==> flow/design.v <==
`timescale 1ns / 1ps
module four_bit_adder_with_feedback (
    input [3:0] a,
    input clk,
    input rst,
    output reg [7:0] result
);
reg [3:0] b;
always @(posedge clk or posedge rst) begin
    if (rst) begin
        b <= 4'b0000;
        result <= 8'b0;
    end else begin
        result <= {4'b0, a + b};
        b <= result[3:0];
    end
end
endmodule
`timescale 1ns / 1ps
module ALU (
    input [3:0] a,
    input [3:0] b,
    input [1:0] sel,
    input clk,
    input rst,
    output reg [7:0] result
);
wire [7:0] adder_result, subtractor_result, multiplier_result;
wire [3:0] negation_result;
four_bit_adder_with_feedback adder (
    .a(a),
    .clk(clk),
    .rst(rst),
    .result(adder_result)
);
four_bit_subtractor_with_feedback subtractor (
    .a(a),
    .clk(clk),
    .rst(rst),
    .result(subtractor_result)
);
bit4multiplier multiplier (
    .multiplicand(a),
    .multiplier_input(b),
    .A_B(multiplier_result)
);
four_bit_negation negation (
    .a(a),
    .neg(negation_result)
);
always @(posedge clk or posedge rst) begin
    if (rst) begin
        result <= 8'b0;
    end else begin
        case (sel)
            2'b00: result <= adder_result;
            2'b01: result <= subtractor_result;
            2'b10: result <= multiplier_result;
            2'b11: result <= {4'b0, negation_result};
            default: result <= 8'b0;
        endcase
    end
end
endmodule
`timescale 1ns / 1ps
module bit4multiplier (
    input [3:0] multiplicand,
    input [3:0] multiplier_input,
    output reg [7:0] A_B
);
always @(*) begin
    A_B <= multiplicand * multiplier_input;
end
endmodule
`timescale 1ns / 1ps
module four_bit_negation (
    input [3:0] a,
    output [3:0] neg
);
assign neg = ~a;
endmodule
`timescale 1ns / 1ps
module four_bit_subtractor_with_feedback (
    input [3:0] a,
    input clk,
    input rst,
    output reg [7:0] result
);
reg [3:0] b;
always @(posedge clk or posedge rst) begin
    if (rst) begin
        b <= 4'b0000;
        result <= 8'b0;
    end else begin
        result <= {4'b0, a - b};
        b <= result[3:0];
    end
end
endmodule
# == Step by step through the tools: ALU ==
# The steps from the RTL of ALU to its reports follow in flow order.
# Line numbers count from 1 in the design file above.
# Operators: Yosys type, input widths -> output width; for muxes data width and select width s.
# Cell names lack the library's common part.
# A cell with n/a has no value.
# design
top,ALU
clk_port,clk
lib,sky130hd
pvt_corner,tt_025C_1v80

# == Word level ==
# Counts by Yosys on the flattened word-level netlist (proc, flatten, opt, wreduce; memories kept). Register bits leave out memories and registers merged into their read ports (data or address); mux counts leave out enables and synchronous resets folded into registers. Print and check cells are left out. Cells with the same type and inputs are merged into one.
# bits
input_bits,12
romBits,0
reg_bits,24
memories,0
wordCells,14
latchBits,0
clocked_rd_ports_x_width,0
ramBits,0
out_inout_bits,8
# classes
bitwise,1
n_eq,3
muxes,1
reduce_logical,1
multipliers,1
n_shift,0
add_sub_neg,2
cmp,0
div,0
# ops
operator,n
$mul 4x4->8,1
$pmux 8 s4,1
$eq 2x2->1 const B,2
$add 4x4->4,1
$sub 4x4->4,1
$not 4->4,1
$eq 2x1->1 const B,1
$logic_not 2->1,1

# == Depth ==
# Yosys ltp: most cells in a row. Word level: on the elaborated netlist, between registers, memories and ports. Mapped: between sequential cells and ports; inverters and the memories' decode and read muxes count.
# depth
word_depth,2
ABC_AREA,0
ltp_mapped,9
ltp_nobuf,9

# == After synthesis ==
# Yosys stat after the flow's synthesis: flattened, memories mapped to cells. It holds for the ABC_AREA given above (unset counts as 0); a run with the other value may have another netlist.
# Totals and module areas in this step are rounded.
# types
cell,n,area_total_um2
dfrtp_1,24,600.576
ha_1,18,225.216
fa_1,6,120.115
mux4_1,4,105.101
and2_1,12,75.072
inv_1,15,56.304
xnor2_1,6,52.55
a21o_1,4,30.029
nor4b_4,1,23.773
a21oi_1,4,20.019
xor2_1,2,17.517
a211oi_1,2,15.014
nand2_1,4,15.014
nor3_1,3,15.014
buf_6,1,11.261
nor2_1,3,11.261
mux2i_1,1,10.01
o311ai_1,1,8.758
# Not listed: further types 5, cells in them 5.
# synth_totals
mapped_cells,116
yosys_area_um2,1440
ffs,24
n_buf,1
seqArea_um2,601
# The figures by module come from a second, unflattened synthesis with its own total; it is not the netlist above.
# hier_totals
hier_cells,131
hier_area_um2,1550
# Each row is one instance without its submodules.
# modules
mod,area_um2,n_inst,cells
bit4multiplier,447,1,51
ALU,392,1,24
four_bit_subtractor_with_feedback,354,1,29
four_bit_adder_with_feedback,338,1,23
four_bit_negation,15.0,1,4

# == Worst setup path after synthesis ==
# Source: OpenSTA report_checks on the synthesized netlist (no wires, ideal clock, input and output delay 20% of the period each), path of least setup slack; recovery checks are left aside. Register names are those of the netlist, which keeps one name where synthesis merged equal registers.
# synth_path
path_kind,in2reg
from,in a[0]
to,reg result[6]
t_first_pin_ps,626
in_delay_ps,626
clock_period_ps,3130
setup_slack_ps,244
delay_ps,2259
t_required_ps,3012
driving_pins,9
arrival_time_ps,2767
setup_time_ps,118
n_path_buf,0
synth_period_reached_ps,2886
# "delay_ps" is the arrival time less input delay plus setup time.
# "driving_pins": output pins that drive a net of the path, with the launching flip-flop's if there is one; two outputs of one cell count as two.
# "synth_period_reached_ps" = period - worst setup slack (recovery checks aside). The figure is calculated, with input and output delays left at 20% of the set period.
# The rows between start and end are the longest chain of elaborated cells between them; the timing report does not say that the signal goes this way. Where chains are equally long, one stands for them.
# Each line given opens the expression or statement behind the cell; cells for indexed reads and writes are added by Yosys, which also makes memories of some case tables.
# At most two assigning lines are given for a register; there are more.
# synth_via
path_cell_list,nand2_1 -> fa_1 -> inv_1 -> fa_1 -> fa_1 -> a21o_1 -> a21oi_1 -> xor2_1 -> nor2_1
elab_chain_len,2
cone_cells,2
cone_lines,2
cone_classes,mul (1); mux (1)
# synth_lines
item,line,source
start: declaration,21,"input [3:0] a,"
$mul 4x4->8,72,A_B <= multiplicand * multiplier_input;
$pmux 8 s4,55,case (sel)
end: assignment,56,2'b00: result <= adder_result;
end: assignment,57,2'b01: result <= subtractor_result;
end: declaration,26,output reg [7:0] result

# == Worst path after layout ==
# From the final timing report of flow run A: the path of least setup slack in the routed layout; clock arrival at registers is part of the times.
# The path's times are printed in steps of 10 ps; the period is the one set.
# layout_path
path_kind,in2reg
from,in a[0]
to,reg result[3]
setup_slack_ps,-80
t_first_pin_ps,610
driving_pins,7
t_required_ps,3250
in_delay_ps,610
clock_period_ps,3070
setup_time_ps,120
arrival_time_ps,3330
n_path_buf,1
# The rows between start and end are the longest chain of elaborated cells between them; the timing report does not say that the signal goes this way. Where chains are equally long, one stands for them.
# At most two assigning lines are given for a register; there are more.
# layout_via
path_cell_list,clkdlybuf4s50_1 -> nand2_1 -> fa_1 -> inv_1 -> fa_2 -> fa_2 -> mux4_1
elab_chain_len,2
cone_cells,2
cone_lines,2
cone_classes,mul (1); mux (1)
# layout_lines
item,line,source
start: declaration,21,"input [3:0] a,"
$mul 4x4->8,72,A_B <= multiplicand * multiplier_input;
$pmux 8 s4,55,case (sel)
end: assignment,56,2'b00: result <= adder_result;
end: assignment,57,2'b01: result <= subtractor_result;
end: declaration,26,output reg [7:0] result

2 stored runs of ALU in the flow (synthesis by Yosys, layout by OpenROAD, sky130hd cells), in arbitrary order. Constraints: input delay and output delay 20% of the set period each, output load 0.01 pF.
"period_less_ws_ps": clock period set for the run, less the worst setup slack. It is reckoned from that one timing run; input and output delays stay at 20% of the period that was set.
"power_total_uw": no workload was simulated; the value follows from the tool's default switching activity.
Measured values are rounded.

Flow run A, flow files:
==> flow/run.sh <==
#!/bin/bash
# the make line also repeats the synthesis and layout settings of config.mk as NAME=value (left out here)
make -C /OpenROAD-flow-scripts/flow DESIGN_CONFIG=/design/flow/config.mk WORK_HOME=/design/flow/orfs CLKGATE_MAP_FILE= finish
==> flow/config.mk <==
export PLATFORM = sky130hd
export DESIGN_NAME = ALU
export DESIGN_NICKNAME = ALU
export VERILOG_FILES = /design/flow/design.v
export SDC_FILE = /design/flow/constraint.sdc
export NUM_CORES = 4
export LEC_CHECK = 0
export CAP_MARGIN = 20
export CORE_MARGIN = 2
export CORE_UTILIZATION = 40
export SETUP_SLACK_MARGIN = -0.14
export SLEW_MARGIN = 20
==> flow/constraint.sdc <==
create_clock -name core_clock -period 3.07 [get_ports {clk}]
set_input_delay 0.6140 -clock core_clock [delete_from_list [all_inputs] [get_ports {clk}]]
set_output_delay 0.6140 -clock core_clock [all_outputs]
set_load 0.01 [all_outputs]

==> results of flow run A, as CSV <==
result,value
timing.setup.ws_ps,-81
period_less_ws_ps,3151
finish.utilization_pct,52.3
yosys.chip_area_um2,1440
setup_tns_ps,-126
power_total_uw,1040
design_die_area_um2,4100

Flow run B, flow files:
==> flow/run.sh <==
#!/bin/bash
# the make line also repeats the synthesis and layout settings of config.mk as NAME=value (left out here)
make -C /OpenROAD-flow-scripts/flow DESIGN_CONFIG=/design/flow/config.mk WORK_HOME=/design/flow/orfs CLKGATE_MAP_FILE= finish
==> flow/config.mk <==
export PLATFORM = sky130hd
export DESIGN_NAME = ALU
export DESIGN_NICKNAME = ALU
export VERILOG_FILES = /design/flow/design.v
export SDC_FILE = /design/flow/constraint.sdc
export NUM_CORES = 4
export LEC_CHECK = 0
export CAP_MARGIN = 15
export CELL_PAD_IN_SITES_DETAIL_PLACEMENT = 2
export CELL_PAD_IN_SITES_GLOBAL_PLACEMENT = 0
export CORE_ASPECT_RATIO = 1.87
export CORE_MARGIN = 5
export CORE_UTILIZATION = 59
export MAX_ROUTING_LAYER = met5
export MIN_ROUTING_LAYER = met2
export SETUP_SLACK_MARGIN = 0.21
export SLEW_MARGIN = 25
==> flow/constraint.sdc <==
create_clock -name core_clock -period 2.29 [get_ports {clk}]
set_input_delay 0.4580 -clock core_clock [delete_from_list [all_inputs] [get_ports {clk}]]
set_output_delay 0.4580 -clock core_clock [all_outputs]
set_load 0.01 [all_outputs]

Flow run B: no final report: placement broke off with DPL-0033
